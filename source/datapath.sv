==> flow/design.v <==
module datapath (
  input logic clk,
  input logic n_rst,
  input logic serial_in, 
  input logic start_bit_en,  
  input logic stop_bit_en,  
  input logic rx_enable,  
  input logic serial_clk, 
  input logic tx_enable,  
  input logic msb_first,  
  input logic [1:0] parity_mode,  
  input logic [7:0] data_out, 
  output logic start_bit_det,
  output logic parity_error,
  output logic stop_error,
  output logic serial_out,
  output logic [7:0] data_in
);
typedef enum logic [2:0] { 
  IDLE = 3'd0,
  START_BIT = 3'd1,
  DATA_BITS = 3'd2,
  PARITY_BIT = 3'd3,
  STOP_BIT = 3'd4
} shift_state_t;
  shift_state_t rx_state, next_rx_state, tx_state, next_tx_state;
  logic [2:0] rx_bit_cnt, next_rx_bit_cnt, tx_bit_cnt, next_tx_bit_cnt;  
  always_ff @(posedge clk, negedge n_rst) begin
    if (~n_rst) begin
      rx_state <= IDLE;
      tx_state <= IDLE;
      rx_bit_cnt <= 3'd0;
      tx_bit_cnt <= 3'd0;
    end else begin
      rx_state <= next_rx_state;
      tx_state <= next_tx_state;
      rx_bit_cnt <= next_rx_bit_cnt;
      tx_bit_cnt <= next_tx_bit_cnt;
    end
  end
  always_comb begin 
    next_rx_state = rx_state;
    next_rx_bit_cnt = rx_bit_cnt;
    unique case (rx_state)
      IDLE: begin
        next_rx_bit_cnt = 3'd0;
        if (rx_enable) begin
          next_rx_state = DATA_BITS;
        end
        else begin
          next_rx_state = IDLE;
        end
      end
      START_BIT: begin
        next_rx_state = DATA_BITS;
      end
      DATA_BITS: begin
        if (serial_clk && rx_bit_cnt < 3'd7) begin
          next_rx_bit_cnt = rx_bit_cnt + 1;
        end
        else if (serial_clk && rx_bit_cnt >= 3'd7) begin
          next_rx_bit_cnt = 3'd0;
          if (parity_mode != 2'b00) begin
            next_rx_state = PARITY_BIT;
          end
          else if (stop_bit_en) begin
            next_rx_state = STOP_BIT;
          end
          else begin
            next_rx_state = IDLE;
          end
        end
      end
      PARITY_BIT: begin
        if (serial_clk && stop_bit_en) begin 
          next_rx_state = STOP_BIT; 
        end
        else if (serial_clk) begin
          next_rx_state = IDLE;
        end
      end
      STOP_BIT: begin
        if (serial_clk) next_rx_state = IDLE;
      end
    endcase
  end
  always_comb begin
    next_tx_state = tx_state;
    next_tx_bit_cnt = tx_bit_cnt;
    unique case (tx_state)
      IDLE: begin
        next_tx_bit_cnt = 3'd0;
        if (tx_enable) begin
          next_tx_state = START_BIT;
        end
        else begin
          next_tx_state = IDLE;
        end
      end
      START_BIT: begin
        next_tx_bit_cnt = 3'b0;
        if (serial_clk || !start_bit_en) begin
          next_tx_state = DATA_BITS;
        end
      end
      DATA_BITS: begin
        if (serial_clk && tx_bit_cnt < 3'd7) begin
          next_tx_bit_cnt = tx_bit_cnt + 1;
        end
        else if (serial_clk && tx_bit_cnt >= 3'd7) begin
          next_tx_bit_cnt = 3'd0;
          if (parity_mode != 2'b00) begin
            next_tx_state = PARITY_BIT;
          end
          else if (stop_bit_en) begin
            next_tx_state = STOP_BIT;
          end
          else begin
            next_tx_state = IDLE;
          end
        end
      end
      PARITY_BIT: begin
        if (serial_clk && stop_bit_en) begin 
          next_tx_state = STOP_BIT; 
        end
        else if (serial_clk) begin
          next_tx_state = IDLE;
        end
      end
      STOP_BIT: begin
        if (serial_clk) next_tx_state = IDLE;
      end
    endcase
  end
  logic serial_in_reg;
  always_ff @(posedge clk, negedge n_rst) begin
    if (~n_rst) begin
      serial_in_reg <= 1'b1;  
    end else begin
      serial_in_reg <= serial_in;
    end
  end
  assign start_bit_det = (serial_in_reg == 1'b1) && (serial_in == 1'b0);
  logic [7:0] parallel_in, next_parallel_in;  
  logic parity_bit, next_parity_bit;
  logic stop_bit, next_stop_bit;
  always_ff @(posedge clk, negedge n_rst) begin
    if (~n_rst) begin
      parallel_in <= 8'b0;
      parity_bit <= 1'b0;
      stop_bit <= 1'b0;
    end else begin
      parallel_in <= next_parallel_in;
      parity_bit <= next_parity_bit;
      stop_bit <= next_stop_bit;
    end
  end
  always_comb begin
    next_parallel_in = parallel_in;
    next_parity_bit = parity_bit;
    next_stop_bit = stop_bit;
    if (rx_state == IDLE) begin
      next_parallel_in = 8'b0;
      next_parity_bit = 1'b0;
      next_stop_bit = 1'b0;
    end
    else if (rx_enable && serial_clk && !msb_first && rx_state == DATA_BITS) begin
      next_parallel_in = {serial_in, parallel_in[7:1]};  
    end
    else if (rx_enable && serial_clk && msb_first && rx_state == DATA_BITS) begin
      next_parallel_in = {parallel_in[6:0], serial_in};  
    end
    else if (rx_enable && serial_clk && rx_state == PARITY_BIT) begin
      next_parity_bit = serial_in;
    end
    else if (rx_enable && serial_clk && rx_state == STOP_BIT) begin
      next_stop_bit = serial_in;
    end
  end
  assign data_in = parallel_in;  
  logic [7:0] shift_out, next_shift_out;  
  always_ff @(posedge clk, negedge n_rst) begin
    if (~n_rst) begin
      shift_out <= 8'b0;
    end else begin
      shift_out <= next_shift_out;
    end
  end
  always_comb begin  
    serial_out = 1'b1;  
    next_shift_out = shift_out;
    if (tx_enable) begin
      unique case (tx_state)
        IDLE: begin 
          serial_out = 1'b1;
          next_shift_out = data_out;
        end
        START_BIT: begin
          serial_out = 1'b0;
          next_shift_out = data_out;
        end
        DATA_BITS: begin
          if (!msb_first) begin
            serial_out = shift_out[0];
            if (serial_clk) begin
              next_shift_out = {1'b0, shift_out[7:1]};
            end
          end
          else begin
            serial_out = shift_out[7];
            if (serial_clk) begin
              next_shift_out = {shift_out[6:0], 1'b0};
            end
          end
        end
        PARITY_BIT: begin
          if (parity_mode == 2'b01) begin  
            serial_out = (^data_out);
          end
          else if (parity_mode == 2'b10) begin  
            serial_out = ~(^data_out);
          end
        end
        STOP_BIT: serial_out = 1'b1;
      endcase
    end
  end
  always_comb begin
    parity_error = 1'b0;
    stop_error = 1'b0;
    if (rx_state == STOP_BIT && rx_enable) begin
      if (stop_bit_en && stop_bit != 1'b1) begin
        stop_error = 1'b1;  
      end
      if (parity_mode == 2'b01) begin  
        if (parity_bit != (^parallel_in)) begin
          parity_error = 1'b1;
        end
      end
      else if (parity_mode == 2'b10) begin  
        if (parity_bit != (~(^parallel_in))) begin
          parity_error = 1'b1;
        end
      end
    end
  end
endmodule
From RTL to reports: datapath
Tool output for the design above, in the order of the flow.
Lines are those of the file above, counted from 1.
Library cell names are shortened.
{"block": "inputs", "top": "datapath", "clock": "clk", "lib": "sky130hd", "lib_corner": "tt_025C_1v80"}

Word level
Yosys after proc, flatten, opt, wreduce and memory -nomap, before mapping. Memory bits, and registers merged into a memory's read port (data or address), are not among the register bits. Print and check cells are not counted. Equal cells are merged and count once.
{"block": "op_classes", "compare": 4, "muxes": 49, "n_reduce_logical": 37, "addsub": 2, "n_eq": 23, "logic": 6}
{"block": "op_table", "op": "two-way mux 8 bit", "count": 6}
{"block": "op_table", "op": "two-way mux 3 bit", "count": 15}
{"block": "op_table", "op": "case mux 3 bit (select 5 bit)", "count": 2}
{"block": "op_table", "op": "two-way mux 1 bit", "count": 21}
{"block": "op_table", "op": "parity 8 bit", "count": 2}
{"block": "op_table", "op": "case mux 8 bit (select 2 bit)", "count": 1}
{"block": "op_table", "op": "logical AND 1 bit", "count": 15}
{"block": "op_table", "op": "inequality test 2 bit (second input constant)", "count": 6}
{"block": "op_table", "op": "equality test 3 x 2 -> 1 bit (second input constant)", "count": 4}
{"block": "op_table", "op": "case mux 3 bit (select 2 bit)", "count": 2}
{"block": "op_table", "op": "AND reduction 3 bit", "count": 3}
{"block": "op_table", "op": "inverter 1 bit", "count": 6}
{"block": "op_table", "op": "inequality test 2 x 1 -> 1 bit (second input constant)", "count": 3}
{"block": "op_table", "op": "AND reduction 2 bit", "count": 3}
{"block": "op_table", "op": "nonzero test 2 bit", "count": 3}
{"block": "op_table", "op": "OR reduction 2 bit", "count": 3}
{"block": "op_table", "op": "adder 3 x 1 -> 3 bit (second input constant)", "count": 2}
{"block": "op_table", "op": "equality test 3 x 1 -> 1 bit (second input constant)", "count": 2}
{"block": "op_table", "op": ">= comparator 3 bit (second input constant)", "count": 2}
{"block": "op_table", "op": "less-than comparator 3 bit (second input constant)", "count": 2}
{"block": "op_table", "op": "equality test 3 bit (second input constant)", "count": 2}
{"block": "op_table", "op": "inequality test 3 bit (second input constant)", "count": 2}
{"block": "op_table", "op": "logical NOT 3 bit", "count": 2}
{"block": "op_table", "op": "AND reduction 4 bit", "count": 1}
{"block": "op_table", "op": "case mux 1 bit (select 4 bit)", "count": 1}
{"block": "op_table", "op": "nonzero test 3 bit", "count": 1}
{"block": "op_table", "op": "OR reduction 3 bit", "count": 1}
{"block": "op_table", "op": "inequality test 1 bit", "count": 2}
Not listed: further kinds 5, cells in them 6.
{"block": "bits", "input_bits": 19, "word_cells": 130, "ff_bits": 31}

Logic depth
Yosys ltp: most cells in a row. Word level: on the elaborated netlist, between registers, memories and ports. Mapped: between sequential cells and ports; inverters and the memories' decode and read muxes count.
{"block": "logic_depth", "depth_word": 7, "abc_area": 0, "depth_mapped": 5}

Synthesis result
Yosys stat after the flow's synthesis: flattened, memories mapped to cells. It holds for the ABC_AREA given above (unset counts as 0); a run with the other value may have another netlist.
Totals and module areas in this step are rounded.
{"block": "by_type", "type": "dfrtp_1", "count": 31, "area_total_um2": 775.744}
{"block": "by_type", "type": "mux2i_1", "count": 19, "area_total_um2": 190.182}
{"block": "by_type", "type": "xnor2_1", "count": 11, "area_total_um2": 96.342}
{"block": "by_type", "type": "nand2_1", "count": 22, "area_total_um2": 82.579}
{"block": "by_type", "type": "nor2_1", "count": 22, "area_total_um2": 82.579}
{"block": "by_type", "type": "o21ai_0", "count": 16, "area_total_um2": 80.077}
{"block": "by_type", "type": "dfstp_2", "count": 3, "area_total_um2": 78.826}
{"block": "by_type", "type": "a211oi_1", "count": 8, "area_total_um2": 60.058}
{"block": "by_type", "type": "ha_1", "count": 4, "area_total_um2": 50.048}
{"block": "by_type", "type": "a21oi_1", "count": 9, "area_total_um2": 45.043}
{"block": "by_type", "type": "inv_1", "count": 7, "area_total_um2": 26.275}
{"block": "by_type", "type": "and3_1", "count": 4, "area_total_um2": 25.024}
{"block": "by_type", "type": "nor2b_1", "count": 4, "area_total_um2": 25.024}
{"block": "by_type", "type": "xnor3_1", "count": 1, "area_total_um2": 22.522}
{"block": "by_type", "type": "buf_2", "count": 4, "area_total_um2": 20.019}
{"block": "by_type", "type": "nand3_1", "count": 4, "area_total_um2": 20.019}
{"block": "by_type", "type": "a22o_1", "count": 2, "area_total_um2": 17.517}
{"block": "by_type", "type": "o221ai_1", "count": 2, "area_total_um2": 17.517}
Not listed: further types 20, cells in them 25.
{"block": "mapped", "seq_area_um2": 855, "cells": 198, "buf_cells": 8, "ffs": 34, "mapped_area_um2": 1910}

Path before layout
Source: OpenSTA report_checks on the synthesized netlist (no wires, ideal clock, input and output delay 20% of the period each), path of least setup slack; recovery checks are left aside. Register names are those of the netlist, which keeps one name where synthesis merged equal registers.
{"block": "synth_timing", "path_kind": "register -> output", "startpoint": "register parallel_in[6]", "endpoint": "output parity_error", "tclk_ns": 2.06, "stages": 6, "output_delay_ns": 0.412, "setup_slack_ns": 0.188, "path_delay_ns": 1.460, "path_buffers": 0, "t_first_pin_ns": 0.000, "arrival_time_ns": 1.460, "synth_period_reached_ns": 1.872}
"path_delay_ns" is the arrival time less input delay plus setup time.
At an output port there is no setup time.
"stages": output pins that drive a net of the path, with the launching flip-flop's if there is one; two outputs of one cell count as two.
"synth_period_reached_ns" is the clock period less the worst setup slack; recovery checks do not enter. This is arithmetic on one report: input and output delays are still those of the set period (20% each).
Between the ends stands the longest chain of elaborated cells between them, by number of cells; it is not shown to be the way that was timed. Of several equally long chains one is given.
Each line given opens the expression or statement behind the cell; cells for indexed reads and writes are added by Yosys, which also makes memories of some case tables.
{"block": "synth_between", "path_cell_list": "dfrtp_1 xnor2_1 xnor3_1 xnor2_1 mux2i_1 nor2_1", "elab_chain_cells": 7, "cells_between": 9}
{"block": "synth_lines", "element": "from (decl)", "line": 145, "source": "logic [7:0] parallel_in, next_parallel_in;"}
{"block": "synth_lines", "element": "from (assign)", "line": 150, "source": "parallel_in <= 8'b0;"}
{"block": "synth_lines", "element": "from (assign)", "line": 154, "source": "parallel_in <= next_parallel_in;"}
{"block": "synth_lines", "element": "parity 8 bit", "line": 242, "source": "if (parity_bit != (~(^parallel_in))) begin"}
{"block": "synth_lines", "element": "inverter 1 bit", "line": 242}
{"block": "synth_lines", "element": "inequality test 1 bit", "line": 242}
{"block": "synth_lines", "element": "two-way mux 1 bit", "line": 242}
{"block": "synth_lines", "element": "two-way mux 1 bit", "line": 241, "source": "else if (parity_mode == 2'b10) begin"}
{"block": "synth_lines", "element": "two-way mux 1 bit", "line": 236, "source": "if (parity_mode == 2'b01) begin"}
{"block": "synth_lines", "element": "two-way mux 1 bit", "line": 232, "source": "if (rx_state == STOP_BIT && rx_enable) begin"}
{"block": "synth_lines", "element": "to (decl)", "line": 14, "source": "output logic parity_error,"}

Timing after layout
From the final timing report of stored run 1: the path of least setup slack in the routed layout; clock arrival at registers is part of the times.
{"block": "layout_timing", "path_kind": "register -> output", "startpoint": "register parallel_in[4]", "endpoint": "output parity_error", "stages": 7, "tclk_ns": 1.87, "arrival_time_ns": 1.91, "path_buffers": 1, "output_delay_ns": 0.37, "setup_slack_ns": -0.41, "t_first_pin_ns": 0.29}
Between the ends stands the longest chain of elaborated cells between them, by number of cells; it is not shown to be the way that was timed. Of several equally long chains one is given.
{"block": "layout_between", "path_cell_list": "dfrtp_1 xnor2_1 xnor3_1 xnor2_2 mux2i_1 nor2_1 buf_2", "elab_chain_cells": 7, "cells_between": 9}
{"block": "layout_lines", "element": "from (decl)", "line": 145, "source": "logic [7:0] parallel_in, next_parallel_in;"}
{"block": "layout_lines", "element": "from (assign)", "line": 150, "source": "parallel_in <= 8'b0;"}
{"block": "layout_lines", "element": "from (assign)", "line": 154, "source": "parallel_in <= next_parallel_in;"}
{"block": "layout_lines", "element": "parity 8 bit", "line": 242, "source": "if (parity_bit != (~(^parallel_in))) begin"}
{"block": "layout_lines", "element": "inverter 1 bit", "line": 242}
{"block": "layout_lines", "element": "inequality test 1 bit", "line": 242}
{"block": "layout_lines", "element": "two-way mux 1 bit", "line": 242}
{"block": "layout_lines", "element": "two-way mux 1 bit", "line": 241, "source": "else if (parity_mode == 2'b10) begin"}
{"block": "layout_lines", "element": "two-way mux 1 bit", "line": 236, "source": "if (parity_mode == 2'b01) begin"}
{"block": "layout_lines", "element": "two-way mux 1 bit", "line": 232, "source": "if (rx_state == STOP_BIT && rx_enable) begin"}
{"block": "layout_lines", "element": "to (decl)", "line": 14, "source": "output logic parity_error,"}

# Flow runs of datapath

Measured data: module datapath, platform sky130hd, 2 stored runs of the flow under differing settings, order arbitrary. Input and output delays are each 20% of the period that was set; the output load is 0.01 pF.
"total_power_uw" is the tool's figure for a default switching activity; nothing was simulated.
The results are shown rounded.

{"run": "stored run 1", "settings": { "period_ns": 1.87, "SETUP_SLACK_MARGIN": 0.55, "CAP_MARGIN": 20, "CORE_MARGIN": 2, "CORE_UTILIZATION": 40, "SLEW_MARGIN": 20 }, "results": { "setup_tns_ns": -0.410, "layout_utilization_pct": 61.3, "total_power_uw": 2890, "hold_worst_slack_ns": 0.414, "fin_ws_ns": -0.410, "post_synth_area_um2": 1910, "dieArea_um2": 5340 }}
{"run": "stored run 2", "settings": { "period_ns": 2.32, "CORE_UTILIZATION": 67, "SETUP_SLACK_MARGIN": 0.11, "PLACE_DENSITY": 0.94, "CORE_ASPECT_RATIO": 1.31, "ABC_AREA": 1, "GPL_ROUTABILITY_DRIVEN": 0, "CTS_CLUSTER_DIAMETER": 124, "CAP_MARGIN": 20, "CORE_MARGIN": 2, "SLEW_MARGIN": 20 }, "results": { "setup_tns_ns": 0.000, "layout_utilization_pct": 88.1, "total_power_uw": 2030, "hold_worst_slack_ns": 0.491, "fin_ws_ns": 0.236, "post_synth_area_um2": 2180, "dieArea_um2": 3730 }}
