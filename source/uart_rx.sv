==> flow/design.v <==
module uart_rx_fsm_8n1 #(
  parameter int DATA_BITS = 8
) (
  input logic clk,
  input logic rst_n,
  input logic rx_line,
  input logic baud_tick,       
  input logic half_bit_tick,   
  output logic uart_en,
  output logic done,
  output logic err,
  output logic baud_wait,
  output logic half_bit_timer_en,
  output logic sample_rx_en,
  output logic [DATA_BITS-1:0] rx_byte_out,
  output logic push_rx_fifo
);
  typedef enum logic [2:0] {
    UART_RX_IDLE        = 3'd0,
    UART_RX_START_ALIGN = 3'd1,
    UART_RX_START_CHECK = 3'd2,
    UART_RX_DATA        = 3'd3,
    UART_RX_STOP        = 3'd4,
    UART_RX_PUSH        = 3'd5,
    UART_RX_ERROR       = 3'd6
  } state_t;
  state_t state, state_n;
  logic [DATA_BITS-1:0] rx_sr;
  int bit_cnt;
  logic bit_cnt_clr, bit_cnt_inc;
  logic shift_rx_en;
  always_comb begin
    state_n = state;
    case (state)
      UART_RX_IDLE: begin
        if (!rx_line)
          state_n = UART_RX_START_ALIGN;
      end
      UART_RX_START_ALIGN: begin
        if (half_bit_tick)
          state_n = UART_RX_START_CHECK;
      end
      UART_RX_START_CHECK: begin
        if (!rx_line)
          state_n = UART_RX_DATA;    
        else
          state_n = UART_RX_IDLE;    
      end
      UART_RX_DATA: begin
        if (baud_tick && (bit_cnt == DATA_BITS-1))
          state_n = UART_RX_STOP;
      end
      UART_RX_STOP: begin
        if (baud_tick) begin
          if (rx_line)
            state_n = UART_RX_PUSH;    
          else
            state_n = UART_RX_ERROR;   
        end
      end
      UART_RX_PUSH: begin
        state_n = UART_RX_IDLE;
      end
      UART_RX_ERROR: begin
        state_n = UART_RX_IDLE;
      end
      default: begin
        state_n = UART_RX_IDLE;
      end
    endcase
  end
  always_comb begin
    uart_en           = 1'b1;
    done              = 1'b0;
    err               = 1'b0;
    baud_wait         = 1'b0;
    half_bit_timer_en = 1'b0;
    sample_rx_en      = 1'b0;
    push_rx_fifo      = 1'b0;
    bit_cnt_clr       = 1'b0;
    bit_cnt_inc       = 1'b0;
    shift_rx_en       = 1'b0;
    case (state)
      UART_RX_IDLE: begin
      end
      UART_RX_START_ALIGN: begin
        half_bit_timer_en = 1'b1;
        bit_cnt_clr       = 1'b1;
      end
      UART_RX_START_CHECK: begin
        sample_rx_en = 1'b1;
      end
      UART_RX_DATA: begin
        sample_rx_en = 1'b1;
        baud_wait    = 1'b1;
        if (baud_tick) begin
          shift_rx_en = 1'b1;
          bit_cnt_inc = 1'b1;
        end
      end
      UART_RX_STOP: begin
        sample_rx_en = 1'b1;
        baud_wait    = 1'b1;
      end
      UART_RX_PUSH: begin
        push_rx_fifo = 1'b1;
        done         = 1'b1;
      end
      UART_RX_ERROR: begin
        err = 1'b1;
      end
      default: begin
      end
    endcase
  end
  always_ff @(posedge clk or negedge rst_n) begin
    if (!rst_n) begin
      state   <= UART_RX_IDLE;
      rx_sr   <= '0;
      bit_cnt <= 0;
    end
    else begin
      state <= state_n;
      if (bit_cnt_clr)
        bit_cnt <= 0;
      else if (bit_cnt_inc)
        bit_cnt <= bit_cnt + 1;
      if (shift_rx_en)
        rx_sr <= {rx_line, rx_sr[DATA_BITS-1:1]};
    end
  end
  assign rx_byte_out = rx_sr;
endmodule
* Tool chain data of uart_rx_fsm_8n1 *
Tool output for the design above, in the order of the flow.
Line numbers count from 1 in the design file above.
Operators: Yosys type, input widths -> output width; for muxes data width and select width s.
Library cell names are shortened.
Not given: --

inputs
  top module = uart_rx_fsm_8n1
  clock port = clk
  standard-cell library = sky130hd
  timing corner = tt_025C_1v80

* Elaborated design *
Source: Yosys, flattened and elaborated, memories not mapped. Widths are those after wreduce. Registers that Yosys merges into a memory's read port (data or address) are not register bits. Print and check cells do not count. Equal cells are merged and count once.

operators by class
  add/sub/neg operators = 1
  eq/ne operators = 11
  multiplexer cells = 16
  reductions and logical operators = 6

operator list
  operator               count
  $mux 32                2
  $add 32x2->32 const B  1
  $eq 32x4->1 const B    1
  $pmux 3 s5             1
  $mux 3                 4
  $eq 3x3->1 const B     3
  $ne 2x2->1 const B     4
  $mux 1                 7
  $eq 3x2->1 const B     2
  $reduce_and 4->1       1
  $mux 2                 2
  $eq 3x1->1 const B     1
  $logic_not 3->1        1
  $reduce_or 3->1        1
  $reduce_bool 2->1      1
  $reduce_or 2->1        1
  $logic_and 1x1->1      1

bit counts
  bits in registers = 43
  input port bits = 5
  elaborated cells = 37

* Logic depth *
Depth = most cells in a row (Yosys ltp): at word level without a register or memory, in the mapped netlist without a sequential cell, where the memories' decode and read muxes count.

depth
  depth in word-level cells = 4
  ABC_AREA = 0
  gate-level depth with buffers = 6

* Synthesis result *
Source: synth_stat.txt of the flow (Yosys; design flattened, memories mapped). It holds for the ABC_AREA given above (unset counts as 0); a run with the other value may have another netlist.
Totals and module areas in this step are rounded.

cells by type
  cell type  count
  dfrtp_1    46
  a21oi_1    19
  mux2_2     8
  o31ai_1    12
  or4_1      12
  nand4_1    11
  nor4_1     9
  nand3_1    11
  and4_1     6
  xor2_1     6
  nor2_1     13
  nand2_1    11
  buf_4      5
  o21a_1     5
  or3_1      6
  nand3_4    2
  o21ai_0    7
  xnor2_1    4

Not listed: further types 20, cells in them 44.

mapped netlist
  standard cells after synthesis = 237
  synthesis area = 2424 um2
  mapped flip-flops = 47
  buffer cells = 14

* Path before layout *
Path of least setup slack by OpenSTA after synthesis, without wires, with an ideal clock, recovery checks aside; 20% of the period is set as input and as output delay. Where synthesis merged equal registers, the netlist keeps one of their names.

path post-synthesis
  kind = reg2reg
  start point = register bit_cnt[0]
  end point = register bit_cnt[20]
  clock period = 2.11 ns
  library setup time = 0.077 ns
  arrival = 1.815 ns
  required time = 2.033 ns
  slack = 0.217 ns
  path delay = 1.892 ns
  stages on the path = 7
  buffers on the path = 1
  synthesis period reached = 1.893 ns

"path delay" is the arrival time less input delay plus setup time.
"stages on the path": output pins that drive a net of the path, with the launching flip-flop's if there is one; two outputs of one cell count as two.
"synthesis period reached" = period - worst setup slack (recovery checks aside). The figure is calculated, with input and output delays left at 20% of the set period.
The rows between start and end are the longest chain of elaborated cells between them; the timing report does not say that the signal goes this way. Where chains are equally long, one stands for them.
Each line given opens the expression or statement behind the cell; cells for indexed reads and writes are added by Yosys, which also makes memories of some case tables.
A register here has more assigning lines than the two given.

on the way, post-synthesis
  cell sequence = dfrtp_1 > ha_1 > nand3_4 > or3_4 > buf_6 > or4_1 > a21oi_1
  cells in the longest elaborated chain = 3

ends and longest elaborated chain, post-synthesis
  item             RTL line  source
  start, declared  29        int bit_cnt;
  start, assigned  120       bit_cnt <= 0;
  start, assigned  127       bit_cnt <= bit_cnt + 1;
  $add 32x2->32    127
  $mux 32          126       else if (bit_cnt_inc)
  $mux 32          124       if (bit_cnt_clr)
  end, assigned    125       bit_cnt <= 0;
  end, assigned    127
  end, declared    29

* Path in the finished layout *
From the final timing report of record 1: the path of least setup slack in the routed layout; clock arrival at registers is part of the times.

path after layout
  kind = reg2out
  start point = register state
  end point = output sample_rx_en
  clock period = 2.19 ns
  external output delay = 0.44 ns
  arrival = 1.68 ns
  required time = 1.75 ns
  slack = 0.07 ns
  stages on the path = 3
  buffers on the path = 1

Where an end lacks its bit number, it is one bit of the signal, or one of the new flip-flops if synthesis recoded a state register.
The rows between start and end are the longest chain of elaborated cells between them; the timing report does not say that the signal goes this way. Where chains are equally long, one stands for them.

on the way, after layout
  cell sequence = dfrtp_1 > or3_1 > clkdlybuf4s50_1
  cells in the longest elaborated chain = 3

ends and longest elaborated chain, after layout
  item             RTL line  source
  start, declared  27        state_t state, state_n;
  start, assigned  118       state   <= UART_RX_IDLE;
  start, assigned  123       state <= state_n;
  $eq 3x2->1       83        case (state)
  $reduce_or 3->1  --
  $mux 1           83
  end, declared    14        output logic sample_rx_en,

Appendix: measured runs

uart_rx_fsm_8n1 through Yosys and OpenROAD on sky130hd: 2 stored runs, unordered, with their settings and measured results. The constraints put input and output delay at 20% of the set period each and load the outputs with 0.01 pF.
"clock period achieved": clock period set for the run, less the worst setup slack. It is reckoned from that one timing run; input and output delays stay at 20% of the period that was set.
"time on the worst setup path" is the time allowed to the run's worst setup path (the clock period less input and output delay, where it has them) less its slack. Clock arrival times count: a late capture clock shortens it, a late launch clock lengthens it.
"total power after layout" is the tool's figure for a default switching activity; nothing was simulated.
The measured numbers are rounded.
A setting shown as -- is not set for that run.

item                                          record 1  record 2
period_ns                                     2.19      1.36
CORE_UTILIZATION                              32        60
CAP_MARGIN                                    20        20
CORE_MARGIN                                   2         2
SLEW_MARGIN                                   20        20
SETUP_SLACK_MARGIN                            --        0.16
CELL_PAD_IN_SITES_DETAIL_PLACEMENT            --        0
ABC_AREA                                      --        1
MIN_ROUTING_LAYER                             --        met1
MAX_ROUTING_LAYER                             --        met5
time on the worst setup path (ns)             1.68      1.59
kind of the worst setup path                  reg2out   reg2reg
synthesized cell area (um2)                   2424      2621
clock period achieved (ns)                    2.121     1.594
setup slack of the worst path (ns)            0.069     -0.234
utilization after layout                      0.389     0.853
standard-cell area of the final layout (um2)  2835      3664
total power after layout (W)                  0.00237   0.004757
die outline area (um2)                        8286      4913
summed negative setup slack (ns)              0.000     -4.061
