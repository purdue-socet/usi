==> flow/design.v <==
module i2c_ctrl (
  input  logic clk,
  input  logic rst_n,
  input  logic i2c_en,
  input  logic start,
  input  logic scl_tick,
  input  logic [6:0] addr7,
  input  logic rw,
  input  logic [7:0] tx_data,
  input  logic tx_data_valid,
  input  logic start_bit_det,
  input  logic parity_error,
  input  logic stop_error,
  output logic start_bit_en,
  output logic stop_bit_en,
  output logic rx_enable,
  output logic tx_enable,
  output logic serial_clk,
  output logic msb_first,
  output logic [1:0] parity_mode,
  output logic [2:0] data_bits,
  output logic [7:0] data_out,
  output logic busy,
  output logic done,
  output logic ack_error
);
  typedef enum logic [3:0] {
    IDLE,
    START_COND,
    LOAD_ADDR,
    SEND_ADDR,
    ADDR_ACK,
    LOAD_DATA,
    SEND_DATA,
    DATA_ACK,
    STOP_COND,
    DONE_ST
  } state_t;
  state_t state,next_state;
  logic [3:0] bit_cnt,bit_cnt_n;
  logic [7:0] data_reg,data_reg_n;
  logic ack_error_n;
  assign serial_clk  = scl_tick;
  assign msb_first   = 1'b1;
  assign parity_mode = 2'b00;
  assign data_out    = data_reg;
  always_ff @(posedge clk or negedge rst_n) begin
    if(!rst_n) state <= IDLE;
    else state <= next_state;
  end
  always_ff @(posedge clk or negedge rst_n) begin
    if(!rst_n) begin
      bit_cnt <= 4'd0;
      data_reg <= 8'd0;
      ack_error <= 1'b0;
    end else begin
      bit_cnt <= bit_cnt_n;
      data_reg <= data_reg_n;
      ack_error <= ack_error_n;
    end
  end
  always_comb begin
    next_state = state;
    case(state)
      IDLE: if(i2c_en && start && tx_data_valid) next_state = START_COND;
      START_COND: next_state = LOAD_ADDR;
      LOAD_ADDR: next_state = SEND_ADDR;
      SEND_ADDR: if(scl_tick && bit_cnt == 4'd7) next_state = ADDR_ACK;
      ADDR_ACK: next_state = parity_error ? STOP_COND : LOAD_DATA;
      LOAD_DATA: next_state = SEND_DATA;
      SEND_DATA: if(scl_tick && bit_cnt == 4'd7) next_state = DATA_ACK;
      DATA_ACK: next_state = STOP_COND;
      STOP_COND: next_state = DONE_ST;
      DONE_ST: next_state = IDLE;
      default: next_state = IDLE;
    endcase
  end
  always_comb begin
    bit_cnt_n = bit_cnt;
    data_reg_n = data_reg;
    ack_error_n = ack_error;
    start_bit_en = 1'b0;
    stop_bit_en = 1'b0;
    tx_enable = 1'b0;
    rx_enable = 1'b0;
    busy = 1'b0;
    done = 1'b0;
    data_bits = 3'd7;
    case(state)
      IDLE: begin
        bit_cnt_n = 4'd0;
        ack_error_n = 1'b0;
      end
      START_COND: begin
        busy = 1'b1;
        start_bit_en = 1'b1;
        bit_cnt_n = 4'd0;
      end
      LOAD_ADDR: begin
        busy = 1'b1;
        data_reg_n = {addr7,rw};
        bit_cnt_n = 4'd0;
      end
      SEND_ADDR: begin
        busy = 1'b1;
        tx_enable = 1'b1;
        if(scl_tick && bit_cnt != 4'd7) bit_cnt_n = bit_cnt + 1'b1;
      end
      ADDR_ACK: begin
        busy = 1'b1;
        rx_enable = 1'b1;
        data_bits = 3'd0;
        if(parity_error) ack_error_n = 1'b1;
        bit_cnt_n = 4'd0;
      end
      LOAD_DATA: begin
        busy = 1'b1;
        data_reg_n = tx_data;
        bit_cnt_n = 4'd0;
      end
      SEND_DATA: begin
        busy = 1'b1;
        tx_enable = 1'b1;
        if(scl_tick && bit_cnt != 4'd7) bit_cnt_n = bit_cnt + 1'b1;
      end
      DATA_ACK: begin
        busy = 1'b1;
        rx_enable = 1'b1;
        data_bits = 3'd0;
        if(parity_error) ack_error_n = 1'b1;
        bit_cnt_n = 4'd0;
      end
      STOP_COND: begin
        busy = 1'b1;
        stop_bit_en = 1'b1;
      end
      DONE_ST: begin
        done = 1'b1;
      end
      default: begin end
    endcase
  end
endmodule
Reports on i2c_ctrl --
What the tools print for i2c_ctrl, step after step. Lines are those of the file above, counted from 1. Operators carry their Yosys type and port widths (W data, S select, Z words). A cell with n/a has no value.
Inputs: design top i2c_ctrl, clock input clk, library sky130hd, corner tt_025C_1v80

After elaboration --
Counts by Yosys on the flattened word-level netlist (proc, flatten, opt, wreduce; memories kept). Register bits leave out memories and registers merged into their read ports (data or address). Print and check cells are left out. Cells with the same type and inputs are merged into one.
Bit counts: flip-flop bits (word level) 17, word-level cells 53, output and inout bits 22, input bits 25
Operators by class: add/sub/neg operators 1, multiplexer cells 17, reductions and logical operators 15, eq/ne operators 16
Operators by type and width (number):
- $pmux W4 S9 | 1
- $eq A4 B3 Y1 const B | 5
- $mux W4 | 5
- $pmux W8 S2 | 1
- $eq A4 B2 Y1 const B | 2
- $eq A4 B4 Y1 const B | 2
- $reduce_or A8 Y1 | 1
- $pmux W4 S2 | 1
- $mux W1 | 7
- $ne A2 B2 Y1 const B | 3
- $reduce_bool A3 Y1 | 2
- $reduce_or A6 Y1 | 1
- $logic_and A1 B1 Y1 | 4
- $ne A2 B1 Y1 const B | 2
- $reduce_and A2 Y1 | 2
- $reduce_or A2 Y1 | 2
- $add A4 B1 Y4 const B | 1
- $eq A4 B1 Y1 const B | 1
- $ne A4 B3 Y1 const B | 1
- $logic_not A4 Y1 | 1
- $reduce_and A3 Y1 | 1
- $mux W3 | 1
- $reduce_bool A2 Y1 | 1
- $pmux W1 S2 | 1

Depth --
Depth = most cells in a row (Yosys ltp): at word level without a register or memory, in the mapped netlist without a sequential cell, where the memories' decode and read muxes count.
Depth: word-level depth 4, ABC_AREA 0, depth in mapped cells 5, gate-level depth less buffers 5

After synthesis --
Source: synth_stat.txt of the flow (Yosys; design flattened, memories mapped). It holds for the ABC_AREA given above (unset counts as 0); a run with the other value may have another netlist. Totals and module areas in this step are rounded.
Cells by type:
- sky130_fd_sc_hd__dfrtp_1 | number 22, total area 550.528 µm²
- sky130_fd_sc_hd__mux2i_1 | number 10, total area 100.096 µm²
- sky130_fd_sc_hd__o21ai_0 | number 10, total area 50.048 µm²
- sky130_fd_sc_hd__buf_4 | number 6, total area 45.043 µm²
- sky130_fd_sc_hd__nand2_1 | number 11, total area 41.29 µm²
- sky130_fd_sc_hd__dfstp_2 | number 1, total area 26.275 µm²
- sky130_fd_sc_hd__a21o_1 | number 3, total area 22.522 µm²
- sky130_fd_sc_hd__inv_1 | number 6, total area 22.522 µm²
- sky130_fd_sc_hd__nor3_4 | number 1, total area 16.266 µm²
- sky130_fd_sc_hd__o211ai_1 | number 2, total area 15.014 µm²
- sky130_fd_sc_hd__and2_1 | number 2, total area 12.512 µm²
- sky130_fd_sc_hd__ha_1 | number 1, total area 12.512 µm²
- sky130_fd_sc_hd__nand4_1 | number 2, total area 12.512 µm²
- sky130_fd_sc_hd__nor2b_1 | number 2, total area 12.512 µm²
- sky130_fd_sc_hd__buf_6 | number 1, total area 11.261 µm²
- sky130_fd_sc_hd__or3_4 | number 1, total area 11.261 µm²
- sky130_fd_sc_hd__a21oi_1 | number 2, total area 10.01 µm²
- sky130_fd_sc_hd__nand3_1 | number 2, total area 10.01 µm²
Other cell types: 13; their cells: 16.
Synthesis totals: buffers 9, flip-flops 23, cell count 101, sequential part of the area 576.8 µm², synthesis area 1074 µm²

Timing after synthesis --
Path of least setup slack by OpenSTA after synthesis, without wires, with an ideal clock, recovery checks aside; 20% of the period is set as input and as output delay. Where synthesis merged equal registers, the netlist keeps one of their names.
Timing post-synthesis: kind register to output, from reg state, to out busy, output delay 696 ps, time at the first pin 0 ps, path slack 1454 ps, data required time 2784 ps, clock period 3480 ps, stages 4, delay of the path 1330 ps, buffers on the path 1, arrival 1330 ps, period reached after synthesis 2026 ps
"delay of the path" = arrival - input delay + setup time. A path that ends at an output port has no setup time. "stages" counts driving pins, that of a launching flip-flop among them; a cell with two outputs on the path counts twice. "period reached after synthesis" is the clock period less the worst setup slack; recovery checks do not enter. This is arithmetic on one report: input and output delays are still those of the set period (20% each). Where an end lacks its bit number, it is one bit of the signal, or one of the new flip-flops if synthesis recoded a state register.
Between the ends, post-synthesis: cells stage by stage sky130_fd_sc_hd__dfrtp_1 > sky130_fd_sc_hd__buf_6 > sky130_fd_sc_hd__or3_4 > sky130_fd_sc_hd__or4_1
RTL lines, path post-synthesis:
- start: declaration | line 39 | state_t state,next_state;
- start: assignment | line 48 | if(!rst_n) state <= IDLE;
- start: assignment | line 49 | else state <= next_state;
- end: declaration | line 23 | output logic busy,
Chain of elaborated cells between the ends: none given.

Path in the finished layout --
Path of least setup slack in the final report of record 2 (OpenROAD, finished layout, wires in). Where an end is a register, its clock arrival counts in the times. The path's times are printed in steps of 10 ps; the period is the one set.
Timing after layout: kind register to output, from reg state, to out busy, stages 5, data required time 1980 ps, buffers on the path 2, output delay 500 ps, path slack 230 ps, clock period 2480 ps, time at the first pin 310 ps, arrival 1750 ps
Where an end lacks its bit number, it is one bit of the signal, or one of the new flip-flops if synthesis recoded a state register.
Between the ends, after layout: cells stage by stage sky130_fd_sc_hd__dfrtp_1 > sky130_fd_sc_hd__buf_6 > sky130_fd_sc_hd__or3_4 > sky130_fd_sc_hd__or4_4 > sky130_fd_sc_hd__buf_6
RTL lines, path after layout:
- start: declaration | line 39 | state_t state,next_state;
- start: assignment | line 48 | if(!rst_n) state <= IDLE;
- start: assignment | line 49 | else state <= next_state;
- end: declaration | line 23 | output logic busy,
Chain of elaborated cells between the ends: none given.

Memo
Re: implementation data of i2c_ctrl

Record of 2 stored runs of the RTL-to-layout flow on i2c_ctrl, platform sky130hd. The runs are unordered. Constraints: input delay and output delay 20% of the set period each, output load 0.01 pF.
"clock period reached" means the clock period less the worst setup slack. The figure is calculated, with input and output delays left at 20% of the set period.
"total power of the final layout" rests on the timing tool's default activity at the inputs, not on a simulated workload.
The measured numbers are rounded.

* Record 1 | settings: period_ns 1.28; CORE_UTILIZATION 68; PLACE_DENSITY 0.83; CORE_MARGIN 5; CELL_PAD_IN_SITES_DETAIL_PLACEMENT 2; GPL_TIMING_DRIVEN 0; CAP_MARGIN 10; SLEW_MARGIN 10; MIN_ROUTING_LAYER met1 | stopped before the end: placement reported GPL-0301
* Record 2 | settings: period_ns 2.48; CORE_UTILIZATION 30; SETUP_SLACK_MARGIN 0.49; PLACE_DENSITY_LB_ADDON 0.12; CELL_PAD_IN_SITES_GLOBAL_PLACEMENT 1; CELL_PAD_IN_SITES_DETAIL_PLACEMENT 0; GPL_TIMING_DRIVEN 0; GPL_ROUTABILITY_DRIVEN 1; CAP_MARGIN 20; CORE_MARGIN 2; SLEW_MARGIN 20 | results: final design utilization 0.464; cell area after synthesis 1074 µm²; smallest setup slack 232 ps; clock period reached 2248 ps; overall die area 4073 µm²; total power of the final layout 927.6 uW; post-route setup TNS 0 ps
